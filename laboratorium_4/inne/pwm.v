==> flow/design.v <==
module pwm #(
   parameter PREC = 4
)
(
   input                CLK,
   input                CLR,
   input [PREC-1:0]     wypelnienie,
   output reg           out
);
reg [PREC-1:0] wypeln_reg, licz_tmp;
   always @ (posedge CLK)
      if (CLR)
         wypeln_reg <= 0;
      else if (wypelnienie)
         wypeln_reg <= wypelnienie;
   always @ (posedge CLK)
      if (CLR)
         licz_tmp <= 0;
      else if (&licz_tmp)
				 licz_tmp <= wypeln_reg;
			  else if (out)
			         licz_tmp <= licz_tmp + 1;
					 else
						licz_tmp <= licz_tmp - 1;
   always @ (posedge CLK)
      if (CLR)
         out <= 1'b0;
      else if (&licz_tmp)
         out <= ~out;
endmodule
Reports on pwm:

The steps from the RTL of pwm to its reports follow in flow order.
Line numbers count from 1 in the design file above.
Operators carry their Yosys type and port widths (W data, S select, Z words).
Library cell names are shortened.
The mark -- stands for no value.

* top: pwm
* clock input: CLK
* standard-cell library: sky130hd
* corner: tt_025C_1v80

After elaboration:

Yosys after proc, flatten, opt, wreduce and memory -nomap, before mapping. Enables and synchronous resets that opt folds into registers are not counted as muxes. Memory bits, and registers merged into a memory's read port (data or address), are not among the register bits. Print and check cells are not counted. Equal cells are merged and count once.

* equality and inequality tests: 0
* reductions and logical operators: 2
* add/subtract/negate cells: 2
* muxes and demuxes: 2
* $lt $le $gt $ge: 0
* bitwise logic cells: 1
* div/mod/pow operators: 0
* multiply operators: 0
* shift-type cells: 0

Operators by type and width (number)
* $mux W4: 2
* $add A4 B1 Y4 const B: 1
* $sub A4 B1 Y4 const B: 1
* $reduce_and A4 Y1: 1
* $reduce_bool A4 Y1: 1
* $not A1 Y1: 1

* ROM bits: 0
* memory cells: 0
* bits in registers: 9
* word width x clocked read ports: 0
* elaborated cells: 10
* bits in latches: 0
* RAM bits: 0
* bits of input ports: 6
* output and inout bits: 1

Depth:

Longest topological path by Yosys (ltp), each cell counted once; first at word level (registers and memories cut), then after technology mapping (sequential cells cut; the memories' decode and read muxes count).

* depth in word-level cells: 3
* ABC_AREA: 0
* gate-level depth with buffers: 5
* depth with buffers taken out: 5

After synthesis:

The flow's flattened synthesis, as Yosys stat reports it; memories are mapped. The netlist is that of the ABC_AREA named above (0 if unset); the other value can give another one.
Totals and module areas in this step are rounded.

Cells by type (number)
* dfxtp_1: 9
* a21oi_1: 6
* ha_1: 2
* fa_1: 1
* nand2_1: 5
* nor2_1: 5
* inv_1: 4
* nand3b_1: 2
* a31oi_1: 2
* nand4_1: 2
* and4_4: 1
* o2111a_1: 1
* a211o_1: 1
* xnor2_1: 1
* xor2_1: 1
* a211oi_1: 1
* nand3_1: 1
* clkbuf_1: 1

* cells in the netlist: 46
* cell area after synthesis: 413 um^2
* buffer cells: 1
* flip-flops: 9

Worst setup path after synthesis:

Path of least setup slack by OpenSTA after synthesis, without wires, with an ideal clock, recovery checks aside; 20% of the period is set as input and as output delay. Where synthesis merged equal registers, the netlist keeps one of their names.

* path type: reg2reg
* from: register out
* to: register licz_tmp[3]
* setup time: 0.118 ns
* stages: 6
* path slack: 0.291 ns
* data required time: 1.622 ns
* period: 1.74 ns
* arrival time: 1.331 ns
* delay of the path: 1.449 ns
* synthesis period reached: 1.449 ns

"delay of the path" is the arrival time less input delay plus setup time.
"stages" counts driving pins, that of a launching flip-flop among them; a cell with two outputs on the path counts twice.
"synthesis period reached" = period - worst setup slack (recovery checks aside). The figure is calculated, with input and output delays left at 20% of the set period.
Between the ends stands the longest chain of elaborated cells between them, by number of cells; it is not shown to be the way that was timed. Of several equally long chains one is given.
Each line given opens the expression or statement behind the cell; cells for indexed reads and writes are added by Yosys, which also makes memories of some case tables.
A register here has more assigning lines than the two given.

* cells stage by stage: dfxtp_1 > inv_1 > ha_1 > a21oi_1 > a211o_1 > o2111a_1
* length of the longest elaborated chain: 2

RTL lines, path after synthesis
* from (decl): line 8 `output reg           out`
* from (assign): line 27 `out <= 1'b0;`
* from (assign): line 29 `out <= ~out;`
* $mux W4: line 21 `else if (out)`
* $mux W4: line 19 `else if (&licz_tmp)`
* to (assign): line 20 `licz_tmp <= wypeln_reg;`
* to (assign): line 22 `licz_tmp <= licz_tmp + 1;`
* to (decl): line 10 `reg [PREC-1:0] wypeln_reg, licz_tmp;`

# Flow runs of pwm

pwm through Yosys and OpenROAD on sky130hd: 2 stored runs, unordered, with their settings. The constraints put input and output delay at 20% of the set period each and load the outputs with 0.01 pF.

### Job 1

==> flow/run.sh <==
#!/bin/bash
# the make line also repeats the synthesis and layout settings of config.mk as NAME=value (left out here)
make -C /OpenROAD-flow-scripts/flow DESIGN_CONFIG=/design/flow/config.mk WORK_HOME=/design/flow/orfs CLKGATE_MAP_FILE= finish
==> flow/config.mk <==
export PLATFORM = sky130hd
export DESIGN_NAME = pwm
export DESIGN_NICKNAME = pwm
export VERILOG_FILES = /design/flow/design.v
export SDC_FILE = /design/flow/constraint.sdc
export NUM_CORES = 4
export LEC_CHECK = 0
export CAP_MARGIN = 20
export CORE_MARGIN = 2
export CORE_UTILIZATION = 68
export SLEW_MARGIN = 20
==> flow/constraint.sdc <==
create_clock -name core_clock -period 1.51 [get_ports {CLK}]
set_input_delay 0.3020 -clock core_clock [delete_from_list [all_inputs] [get_ports {CLK}]]
set_output_delay 0.3020 -clock core_clock [all_outputs]
set_load 0.01 [all_outputs]

Outcome of job 1: no results, floorplanning failed with PDN-0185

### Job 2

==> flow/run.sh <==
#!/bin/bash
# the make line also repeats the synthesis and layout settings of config.mk as NAME=value (left out here)
make -C /OpenROAD-flow-scripts/flow DESIGN_CONFIG=/design/flow/config.mk WORK_HOME=/design/flow/orfs CLKGATE_MAP_FILE= finish
==> flow/config.mk <==
export PLATFORM = sky130hd
export DESIGN_NAME = pwm
export DESIGN_NICKNAME = pwm
export VERILOG_FILES = /design/flow/design.v
export SDC_FILE = /design/flow/constraint.sdc
export NUM_CORES = 4
export LEC_CHECK = 0
export ABC_AREA = 1
export CAP_MARGIN = 20
export CELL_PAD_IN_SITES_GLOBAL_PLACEMENT = 0
export CORE_ASPECT_RATIO = 0.52
export CORE_MARGIN = 2
export CORE_UTILIZATION = 45
export CTS_CLUSTER_DIAMETER = 65
export CTS_CLUSTER_SIZE = 40
export GPL_ROUTABILITY_DRIVEN = 1
export MAX_ROUTING_LAYER = met5
export PLACE_DENSITY = 0.52
export SETUP_SLACK_MARGIN = 0.28
export SLEW_MARGIN = 20
export TNS_END_PERCENT = 60
==> flow/constraint.sdc <==
create_clock -name core_clock -period 1.99 [get_ports {CLK}]
set_input_delay 0.3980 -clock core_clock [delete_from_list [all_inputs] [get_ports {CLK}]]
set_output_delay 0.3980 -clock core_clock [all_outputs]
set_load 0.01 [all_outputs]

Outcome of job 2: no results, floorplanning failed with PDN-0185
