==> flow/design.v <==
module preskaler(input clk_in,
                 input clk_clr, 
                 input clk_ce, 
                 output clk_ceo);
parameter l_bit = 20;
reg [l_bit - 1:0] divider;
always @(posedge clk_in)
begin
  if (clk_clr)
    divider <= {l_bit{1'b0}};
  else
    if (clk_ce)
      divider <= divider + 1;
end
assign clk_ceo = (clk_ce & (&divider));
endmodule
# From RTL to reports: preskaler
# What the tools print for preskaler, step after step.
# Line numbers count from 1 in the design file above.
# Operators: Yosys type, input widths -> output width; for muxes data width and select width s.
design:
  design: "preskaler"
  clk_port: "clk_in"
  cell_library: "sky130hd"
  lib_corner: "tt_025C_1v80"

# After elaboration
# Counts by Yosys on the flattened word-level netlist (proc, flatten, opt, wreduce; memories kept). Register bits leave out memories and registers merged into their read ports (data or address); mux counts leave out enables and synchronous resets folded into registers. Print and check cells are left out. Cells with the same type and inputs are merged into one.
classes:
  n_addsub: 1
  logic: 1
  n_reduce_logical: 1
ops:
  columns: ["cell", "count"]
  rows:
  - ["$add 20x1->20 const B", 1]
  - ["$reduce_and 20->1", 1]
  - ["$and 1x1->1", 1]
word_totals:
  ff_bits: 20
  input_bits: 3

# Longest topological paths
# Depth = most cells in a row (Yosys ltp): at word level without a register or memory, in the mapped netlist without a sequential cell, where the memories' decode and read muxes count.
depth:
  word_depth: 2
  ABC_AREA: 0
  depth_mapped: 6

# After synthesis
# Yosys stat after the flow's synthesis: flattened, memories mapped to cells. It holds for the ABC_AREA given above (unset counts as 0); a run with the other value may have another netlist.
types:
  columns: ["type", "count"]
  rows:
  - ["sky130_fd_sc_hd__dfxtp_1", 20]
  - ["sky130_fd_sc_hd__nor2_1", 21]
  - ["sky130_fd_sc_hd__xnor2_1", 6]
  - ["sky130_fd_sc_hd__xor2_1", 5]
  - ["sky130_fd_sc_hd__mux2_2", 3]
  - ["sky130_fd_sc_hd__nand4_1", 5]
  - ["sky130_fd_sc_hd__a31o_2", 3]
  - ["sky130_fd_sc_hd__nand4_2", 2]
  - ["sky130_fd_sc_hd__nor2b_1", 4]
  - ["sky130_fd_sc_hd__nor4_4", 1]
  - ["sky130_fd_sc_hd__a21oi_1", 4]
  - ["sky130_fd_sc_hd__nand2b_1", 3]
  - ["sky130_fd_sc_hd__inv_1", 4]
  - ["sky130_fd_sc_hd__nand2_1", 4]
  - ["sky130_fd_sc_hd__nand3_1", 3]
  - ["sky130_fd_sc_hd__nor3_1", 3]
  - ["sky130_fd_sc_hd__ha_1", 1]
  - ["sky130_fd_sc_hd__nor4_1", 2]
# Not listed: further types 11, cells in them 13.
synth_totals:
  cells: 107
  area_mm2: 0.0009534
  sequential_area_mm2: 0.0004004
  ff_cells: 20

# Worst setup path after synthesis
# Path of least setup slack by OpenSTA after synthesis, without wires, with an ideal clock, recovery checks aside; 20% of the period is set as input and as output delay. Where synthesis merged equal registers, the netlist keeps one of their names.
synth_path:
  path_kind: "input to output"
  from: "input clk_ce"
  to: "output clk_ceo"
  period_ps: 2110
  in_delay_ps: 422
  out_delay_ps: 422
  launch_ps: 422
  t_arrival_ps: 1424
  required_ps: 1688
  setup_slack_ps: 264
  delay_ps: 1002
  path_stages: 5
  synth_period_reached_ps: 1846
# "delay_ps" = arrival - input delay + setup time.
# A path that ends at an output port has no setup time.
# "path_stages" counts driving pins, that of a launching flip-flop among them; a cell with two outputs on the path counts twice.
# "synth_period_reached_ps" = period - worst setup slack (recovery checks aside). The figure is calculated, with input and output delays left at 20% of the set period.
# Between the ends stands the longest chain of elaborated cells between them, by number of cells; it is not shown to be the way that was timed. Of several equally long chains one is given.
# Each line given opens the expression or statement behind the cell; cells for indexed reads and writes are added by Yosys, which also makes memories of some case tables.
synth_between:
  cell_sequence: "sky130_fd_sc_hd__buf_4 -> sky130_fd_sc_hd__nand4_2 -> sky130_fd_sc_hd__buf_2 -> sky130_fd_sc_hd__nor4_4 -> sky130_fd_sc_hd__and4_1"
  elab_chain_len: 1
synth_rtl:
  columns: ["element", "line", "rtl"]
  rows:
  - ["from (decl)", 3, "input clk_ce,"]
  - ["$and 1x1->1", 15, "assign clk_ceo = (clk_ce & (&divider));"]
  - ["to (decl)", 4, "output clk_ceo);"]

# Record of 2 stored runs of the RTL-to-layout flow on preskaler, platform sky130hd. The runs are unordered. Constraints: input delay and output delay 20% of the set period each, output load 0.01 pF.
runs:
  - name: "entry A"
    settings:
      period_ns: 1.15
      CORE_UTILIZATION: 64
      SETUP_SLACK_MARGIN: 0.17
      PLACE_DENSITY: 0.58
      CORE_ASPECT_RATIO: 1.27
      CELL_PAD_IN_SITES_DETAIL_PLACEMENT: 1
      CTS_CLUSTER_SIZE: 75
      SLEW_MARGIN: 35
      MIN_ROUTING_LAYER: "met1"
      MAX_ROUTING_LAYER: "met4"
      CAP_MARGIN: 20
      CORE_MARGIN: 2
    outcome: "no final report: placement broke off with DPL-0033"
  - name: "entry B"
    settings:
      period_ns: 1.94
      CORE_UTILIZATION: 49
      SETUP_SLACK_MARGIN: 0.44
      PLACE_DENSITY_LB_ADDON: 0.01
      HOLD_SLACK_MARGIN: 0.18
      CORE_ASPECT_RATIO: 1.99
      CORE_MARGIN: 6
      CELL_PAD_IN_SITES_GLOBAL_PLACEMENT: 3
      ABC_AREA: 1
      GPL_ROUTABILITY_DRIVEN: 0
      MIN_ROUTING_LAYER: "met1"
      MAX_ROUTING_LAYER: "met4"
      CAP_MARGIN: 20
      SLEW_MARGIN: 20
    outcome: "no final report: placement broke off with FLW-0024"
